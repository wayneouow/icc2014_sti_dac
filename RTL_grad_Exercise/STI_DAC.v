==> flow/design.v <==
module STI_DAC(clk ,reset, load, pi_data, pi_length, pi_fill, pi_msb, pi_low, pi_end,
	       so_data, so_valid,
	       oem_finish, oem_dataout, oem_addr,
	       odd1_wr, odd2_wr, odd3_wr, odd4_wr, even1_wr, even2_wr, even3_wr, even4_wr);
input		clk, reset;
input		load, pi_msb, pi_low, pi_end; 
input	[15:0]	pi_data;
input	[1:0]	pi_length;
input		pi_fill;
output		so_data, so_valid;
output  oem_finish, odd1_wr, odd2_wr, odd3_wr, odd4_wr, even1_wr, even2_wr, even3_wr, even4_wr;
output [4:0] oem_addr;
output [7:0] oem_dataout;
wire so_data;
reg	so_valid;
reg  oem_finish, odd1_wr, odd2_wr, odd3_wr, odd4_wr, even1_wr, even2_wr, even3_wr, even4_wr;
reg [4:0] oem_addr;
reg [7:0] oem_dataout;
reg [31:0] data_buf;
reg [ 4:0] data_buf_i;
reg [ 4:0] serial_cnt;
reg [1:0]st;
assign so_data = data_buf[data_buf_i];
wire remain;
assign remain = pi_end && st == 2'd3;
always@(posedge clk or posedge reset)begin
	if(reset)
		st <= 2'd0;
	else begin
		case(st)
			2'd0: 
				if(load)
				st <= 2'd1;
			2'd1: 
				st <= 2'd2;
			2'd2: 
				if(serial_cnt == 5'd31 && pi_end)
				st <= 2'd3;
				else if(serial_cnt == 5'd31)
				st <= 2'd0;
			2'd3: 
				st <= st;
			default:
				st <= 2'd0;
		endcase
	end
end
always@(posedge clk or posedge reset)
begin
	if(reset) 
		so_valid <= 1'd0;
	else if(st == 2'd1) 
		so_valid <= 1'd1;
	else if(serial_cnt == 5'd31)
		so_valid <= 1'd0;
end
always@(*)begin
	case(pi_length)
	2'b00:
		data_buf[31:0] = (pi_low) ? {pi_data[15:8], 24'd0} : {pi_data[7:0], 24'd0};
	2'b01:
		data_buf[31:0] = {pi_data[15:0],16'd0};
	2'b10:
		data_buf[31:0] = (pi_fill) ? {pi_data[15:0], 16'd0} : {8'd0, pi_data[15:0], 8'd0};
	2'b11:
		data_buf[31:0] = (pi_fill) ? {pi_data[15:0], 16'd0} : {16'd0, pi_data[15:0]};
	default:
		data_buf = 32'd0;
	endcase
end
always@(posedge clk or posedge reset)begin
	if(reset)
		serial_cnt <= 5'd0;
	else if(load)begin
		case(pi_length)
			2'b00:
				serial_cnt <= 5'd24; 
			2'b01:
				serial_cnt <= 5'd16; 
			2'b10: 
				serial_cnt <= 5'd8; 
			2'b11: 
				serial_cnt <= 5'd0; 
		endcase
	end
	else if(st == 2'd2) 
		serial_cnt <= serial_cnt + 5'd1;
end
always@(posedge clk or posedge reset)
begin
	if(reset)
		data_buf_i <= 5'd0;
	else if(st == 2'd0)
	begin
		if(pi_msb) 
			data_buf_i <= 5'd31;
		else
		begin
			case(pi_length)
			2'b00: 
				data_buf_i <= 5'd24;
			2'b01: 
				data_buf_i <= 5'd16; 
			2'b10:
				data_buf_i <= 5'd8;
			2'b11:
				data_buf_i <= 5'd0;
			endcase
		end
	end
	else if(st == 2'd2)
	begin
		if(pi_msb) 
			data_buf_i <= data_buf_i - 5'd1;
		else 
			data_buf_i <= data_buf_i + 5'd1;
	end
end
reg [2:0]write;
always@(posedge clk or posedge reset)begin
	if(reset)
		write <= 1'd0;
	else if(write)
		write <= 1'd0;
	else if(st == 2'd2)begin
		case(serial_cnt)
			5'd0:
				write <= 3'd1;
			5'd8:
				write <= 3'd2;
			5'd16:
				write <= 3'd3;
			5'd24:
				write <= 3'd4;
			default:
				write <= 3'd0;
		endcase
	end
end
wire [2:0]four_sub_write;
assign four_sub_write = pi_length + write;
integer i;
always@(posedge clk or posedge reset)begin
	if(reset)
		oem_dataout <= 8'd0;
	else if(remain)
		oem_dataout <= 8'd0;
	else if(pi_msb)begin
		case(four_sub_write)
			3'd4:
				oem_dataout <= data_buf[31:24];
			3'd5:
				oem_dataout <= data_buf[23:16];
			3'd6:
				oem_dataout <= data_buf[15: 8];
			3'd7:
				oem_dataout <= data_buf[ 7: 0];
		endcase
	end
	else if(~pi_msb)begin
		case(write)
			3'd1:
			begin
				for(i=0 ; i <8 ;i=i+1)
					oem_dataout[i] <= data_buf[7-i];
			end
			3'd2:
			begin
				for(i=0 ; i <8 ;i=i+1)
					oem_dataout[i] <= data_buf[15-i];
			end
			3'd3: 
			begin
				for(i=0 ; i <8 ;i=i+1)
					oem_dataout[i] <= data_buf[23-i];
			end
			3'd4:
			begin
				for(i=0 ; i <8 ;i=i+1)
					oem_dataout[i] <= data_buf[31-i];
			end
		endcase
	end
end
reg [7:0] m_addr;
always@(posedge clk or posedge reset)begin
	if(reset)
		m_addr <= 8'd255;
	else if(write)
		m_addr <= m_addr +1;
	else if(remain)
		m_addr <= m_addr +1;
end
reg two_row;
reg sw;
always@(posedge clk or posedge reset)begin  
	if(reset)
		sw <= 1'b1;
	else if(write && m_addr[2:0]==3'b111)
		sw <= sw;
	else if(write)
		sw <= ~sw;
end
reg [1:0] memory_num;
always@(posedge clk or posedge reset)begin
	if(reset)
		memory_num <= 2'd0;
	else begin
		case(m_addr)
			8'd255:
				memory_num <= 2'd0;
			8'd63:
				memory_num <= 2'd1;
			8'd127:
				memory_num <= 2'd2;
			8'd191:
				memory_num <= 2'd3;
		endcase	
	end	
end
reg wr;
always@(posedge clk or posedge reset)begin
	if(reset)
		oem_addr <= 5'd31;
	else if(m_addr[0] && write)
		oem_addr <= oem_addr +1;
	else if(remain && m_addr[0])
		oem_addr <= oem_addr +1;
end
always@(posedge clk or posedge reset)begin
	if(reset)
		wr <= 1'b0;
	else if(wr)
		wr <= 1'b0;
	else if(write)
		wr <= 1'b1;
end
always@(posedge clk or posedge reset)begin
	if(reset)
		odd1_wr <= 1'b0;
	else if(odd1_wr)
		odd1_wr <= 1'b0;
	else if(wr && memory_num==0 && sw)
		odd1_wr <= 1'b1;
	else
		odd1_wr <= 1'b0;
end
always@(posedge clk or posedge reset)begin
	if(reset)
		odd2_wr <= 1'b0;
	else if(odd2_wr)
		odd2_wr <= 1'b0;
	else if(wr && memory_num==1 && sw)
		odd2_wr <= 1'b1;
	else
		odd2_wr <= 1'b0;
end
always@(posedge clk or posedge reset)begin
	if(reset)
		odd3_wr <= 1'b0;
	else if(odd3_wr)
		odd3_wr <= 1'b0;
	else if(wr && memory_num==2 && sw)
		odd3_wr <= 1'b1;
	else
		odd3_wr <= 1'b0;
end
always@(posedge clk or posedge reset)begin
	if(reset)
		odd4_wr <= 1'b0;
	else if(odd4_wr)
		odd4_wr <= 1'b0;	
	else if(wr && memory_num==3 && sw)
		odd4_wr <= 1'b1;
	else if(remain)
		odd4_wr <= 1'b1;
	else
		odd4_wr <= 1'b0;
end
always@(posedge clk or posedge reset)begin
	if(reset)
		even1_wr <= 1'b0;
	else if(even1_wr)
		even1_wr <= 1'b0;
	else if(wr && memory_num==0 && ~sw)
		even1_wr <= 1'b1;
	else
		even1_wr <= 1'b0;
end
always@(posedge clk or posedge reset)begin
	if(reset)
		even2_wr <= 1'b0;
	else if(even2_wr)
		even2_wr <= 1'b0;
	else if(wr && memory_num==1 && ~sw)
		even2_wr <= 1'b1;
	else
		even2_wr <= 1'b0;
end
always@(posedge clk or posedge reset)begin
	if(reset)
		even3_wr <= 1'b0;
	else if(even3_wr)
		even3_wr <= 1'b0;
	else if(wr && memory_num==2 && ~sw)
		even3_wr <= 1'b1;
	else
		even3_wr <= 1'b0;	
end
always@(posedge clk or posedge reset)begin
	if(reset)
		even4_wr <= 1'b0;
	else if(even4_wr)
		even4_wr <= 1'b0;
	else if(wr && memory_num==3 && ~sw)
		even4_wr <= 1'b1;
	else if(remain)
		even4_wr <= 1'b1;
	else
		even4_wr <= 1'b0;
end
always@(posedge clk or posedge reset)begin
	if(reset)
		oem_finish <= 1'b0;
	else if(remain && m_addr == 8'd255)
		oem_finish <= 1'b1;
end
endmodule
==> Step by step through the tools: STI_DAC <==
What the tools print for STI_DAC, step after step.
Lines are those of the file above, counted from 1.
{ "setup": {"top_module": "STI_DAC", "clock_port": "clk", "cell_library": "sky130hd", "corner": "tt_025C_1v80"} }

==> Word level <==
Counts by Yosys on the flattened word-level netlist (proc, flatten, opt, wreduce; memories kept). Register bits leave out memories and registers merged into their read ports (data or address). Print and check cells are left out. Cells with the same type and inputs are merged into one.
{ "bits": {"reg_bits": 50, "output_inout_bits": 24, "wordCells": 169} }
{ "classes": {"addsub": 6, "equal": 29, "shift": 1, "muxes": 76, "n_logic": 2, "reduce_and_logical": 35} }
{ "op_table": {"columns": ["cell", "n"], "rows": [
  ["32-bit parallel mux with 4-bit select", 1],
  ["32-bit two-way mux", 3],
  ["1-bit parallel mux with 4-bit select", 16],
  ["5-bit two-way mux", 8],
  ["1-bit two-way mux", 37],
  ["32-bit by 5-bit indexed select with 1-bit output", 1],
  ["5-bit parallel mux with 4-bit select", 1],
  ["3-bit equality test (second input constant)", 6],
  ["1-bit logical AND", 16],
  ["8-bit equality test (second input constant)", 2],
  ["8-bit two-way mux", 2],
  ["5-bit by 1-bit adder with 5-bit output (second input constant)", 3],
  ["5-bit equality test (second input constant)", 3],
  ["2-bit equality test (second input constant)", 6],
  ["2-bit nonzero test", 6],
  ["3-bit parallel mux with 4-bit select", 1],
  ["8-bit by 1-bit adder with 8-bit output (second input constant)", 1],
  ["8-bit by 6-bit equality test with 1-bit output (second input constant)", 1],
  ["8-bit by 7-bit equality test with 1-bit output (second input constant)", 1],
  ["2-bit parallel mux with 4-bit select", 1],
  ["2-bit by 1-bit equality test with 1-bit output (second input constant)", 3],
  ["2-bit logical NOT", 3],
  ["3-bit by 2-bit equality test with 1-bit output (second input constant)", 2],
  ["3-bit nonzero test", 2],
  ["6-bit by 1-bit inequality test with 1-bit output (second input constant)", 1],
  ["6-bit nonzero test", 1],
  ["2-bit parallel mux with 3-bit select", 1],
  ["3-bit two-way mux", 2]
]} }
Not listed: further kinds 14, cells in them 18.

==> Logic depth <==
Depth = most cells in a row (Yosys ltp): at word level without a register or memory, in the mapped netlist without a sequential cell, where the memories' decode and read muxes count.
{ "logic_depth": {"depth_word": 5, "ABC_AREA": 0, "depth_mapped": 10, "depth_no_buf": 9} }

==> After synthesis <==
The flow's flattened synthesis, as Yosys stat reports it; memories are mapped. The netlist is that of the ABC_AREA named above (0 if unset); the other value can give another one.
The area totals of this step are shown rounded.
{ "types": {"columns": ["cell_type", "n", "type_area_um2"], "rows": [
  ["sky130_fd_sc_hd__dfrtp_1", 38, 950.912],
  ["sky130_fd_sc_hd__dfstp_2", 16, 420.403],
  ["sky130_fd_sc_hd__nand2_1", 44, 165.158],
  ["sky130_fd_sc_hd__a21oi_1", 31, 155.149],
  ["sky130_fd_sc_hd__xnor2_1", 15, 131.376],
  ["sky130_fd_sc_hd__ha_1", 10, 125.12],
  ["sky130_fd_sc_hd__nor2_1", 33, 123.869],
  ["sky130_fd_sc_hd__mux2_2", 9, 101.347],
  ["sky130_fd_sc_hd__o21ai_0", 20, 100.096],
  ["sky130_fd_sc_hd__mux4_2", 4, 90.086],
  ["sky130_fd_sc_hd__nor3b_1", 12, 90.086],
  ["sky130_fd_sc_hd__a211oi_1", 10, 75.072],
  ["sky130_fd_sc_hd__a221oi_1", 8, 70.067],
  ["sky130_fd_sc_hd__mux2i_1", 7, 70.067],
  ["sky130_fd_sc_hd__xor2_1", 8, 70.067],
  ["sky130_fd_sc_hd__clkbuf_1", 18, 67.565],
  ["sky130_fd_sc_hd__nand3_1", 13, 65.062],
  ["sky130_fd_sc_hd__inv_1", 17, 63.811]
]} }
Not listed: further types 48, cells in them 136.
{ "mapped": {"cell_count": 449, "yosys_area_mm2": 0.004, "ffs": 54, "buffers": 31} }

==> Worst setup path after synthesis <==
Path of least setup slack by OpenSTA after synthesis, without wires, with an ideal clock, recovery checks aside; 20% of the period is set as input and as output delay. Where synthesis merged equal registers, the netlist keeps one of their names.
{ "synth_timing": {"path_type": "input port to output port", "start": "input pi_low", "end": "output so_data", "clock_period_ns": 2.91, "output_delay_ns": 0.582, "arrival_ns": 2.271, "required_time_ns": 2.328, "setup_slack_ns": 0.057, "delay_ns": 1.689, "stages": 8, "path_buffers": 2, "period_less_setup_slack_ns": 2.853} }
"delay_ns" = arrival - input delay + setup time.
A path that ends at an output port has no setup time.
"stages": output pins that drive a net of the path, with the launching flip-flop's if there is one; two outputs of one cell count as two.
"period_less_setup_slack_ns" = period - worst setup slack (recovery checks aside). The figure is calculated, with input and output delays left at 20% of the set period.
Between the ends stands the longest chain of elaborated cells between them, by number of cells; it is not shown to be the way that was timed. Of several equally long chains one is given.
A line is the first line of the expression or statement that the cell stems from. Yosys adds cells for indexed reads and writes and turns some case tables into memories.
{ "synth_via": {"cell_sequence": "sky130_fd_sc_hd__buf_6 sky130_fd_sc_hd__or2_0 sky130_fd_sc_hd__buf_6 sky130_fd_sc_hd__a311o_1 sky130_fd_sc_hd__mux2_4 sky130_fd_sc_hd__a2111oi_4 sky130_fd_sc_hd__a221oi_2 sky130_fd_sc_hd__o32a_1", "elab_chain_len": 3} }
{ "synth_lines": {"columns": ["element", "line_no", "source"], "rows": [
  ["start, declared", 6, "input load, pi_msb, pi_low, pi_end;"],
  ["32-bit two-way mux", 60, "data_buf[31:0] = (pi_low) ? {pi_data[15:8], 24'd0} : {pi_data[7:0], 24'd0};"],
  ["32-bit parallel mux with 4-bit select", 58, "case(pi_length)"],
  ["32-bit by 5-bit indexed select with 1-bit output", 23, "assign so_data = data_buf[data_buf_i];"],
  ["end, declared", 10, "output so_data, so_valid;"]
]} }

==> Worst path after layout <==
From the final timing report of job 1: the path of least setup slack in the routed layout; clock arrival at registers is part of the times.
{ "layout_timing": {"path_type": "input port to output port", "start": "input pi_data[4]", "end": "output so_data", "clock_period_ns": 2.19, "output_delay_ns": 0.44, "arrival_ns": 2.32, "required_time_ns": 1.75, "setup_slack_ns": -0.57, "stages": 7, "path_buffers": 3} }
Between the ends stands the longest chain of elaborated cells between them, by number of cells; it is not shown to be the way that was timed. Of several equally long chains one is given.
{ "layout_via": {"cell_sequence": "sky130_fd_sc_hd__clkdlybuf4s50_1 sky130_fd_sc_hd__buf_4 sky130_fd_sc_hd__mux4_2 sky130_fd_sc_hd__mux2i_1 sky130_fd_sc_hd__nor3_1 sky130_fd_sc_hd__o32a_1 sky130_fd_sc_hd__buf_2", "elab_chain_len": 3} }
{ "layout_lines": {"columns": ["element", "line_no", "source"], "rows": [
  ["start, declared", 7, "input [15:0] pi_data;"],
  ["32-bit two-way mux", 66, "data_buf[31:0] = (pi_fill) ? {pi_data[15:0], 16'd0} : {16'd0, pi_data[15:0]};"],
  ["32-bit parallel mux with 4-bit select", 58, "case(pi_length)"],
  ["32-bit by 5-bit indexed select with 1-bit output", 23, "assign so_data = data_buf[data_buf_i];"],
  ["end, declared", 10, "output so_data, so_valid;"]
]} }

--- measured runs ---
Measured results for STI_DAC: 2 stored runs of the Yosys and OpenROAD flow on sky130hd. The settings differ; the order carries no meaning. The constraints put input and output delay at 20% of the set period each and load the outputs with 0.01 pF.
"design_power_uw" is the tool's figure for a default switching activity; nothing was simulated.
Measured values are rounded.
[
  {
    "run": "job 1",
    "settings": { "period_ns": 2.19, "CAP_MARGIN": 20, "CORE_MARGIN": 2, "CORE_UTILIZATION": 40, "SLEW_MARGIN": 20 },
    "results": { "design_die_area_mm2": 0.011, "yosys_chip_area_mm2": 0.004, "finalUtil_frac": 0.64, "design_power_uw": 5500, "ws_setup_ns": -0.57, "final_setup_tns_ns": -0.96 }
  },
  {
    "run": "job 2",
    "settings": { "period_ns": 3.01, "CORE_UTILIZATION": 21, "SETUP_SLACK_MARGIN": 0.47, "CORE_ASPECT_RATIO": 1.26, "CELL_PAD_IN_SITES_DETAIL_PLACEMENT": 2, "TNS_END_PERCENT": 15, "SLEW_MARGIN": 15, "CAP_MARGIN": 20, "CORE_MARGIN": 2 },
    "results": { "final_setup_tns_ns": -0.092, "design_die_area_mm2": 0.02, "yosys_chip_area_mm2": 0.004, "ws_setup_ns": -0.092, "finalUtil_frac": 0.34, "design_power_uw": 4300 }
  }
]
--- end ---
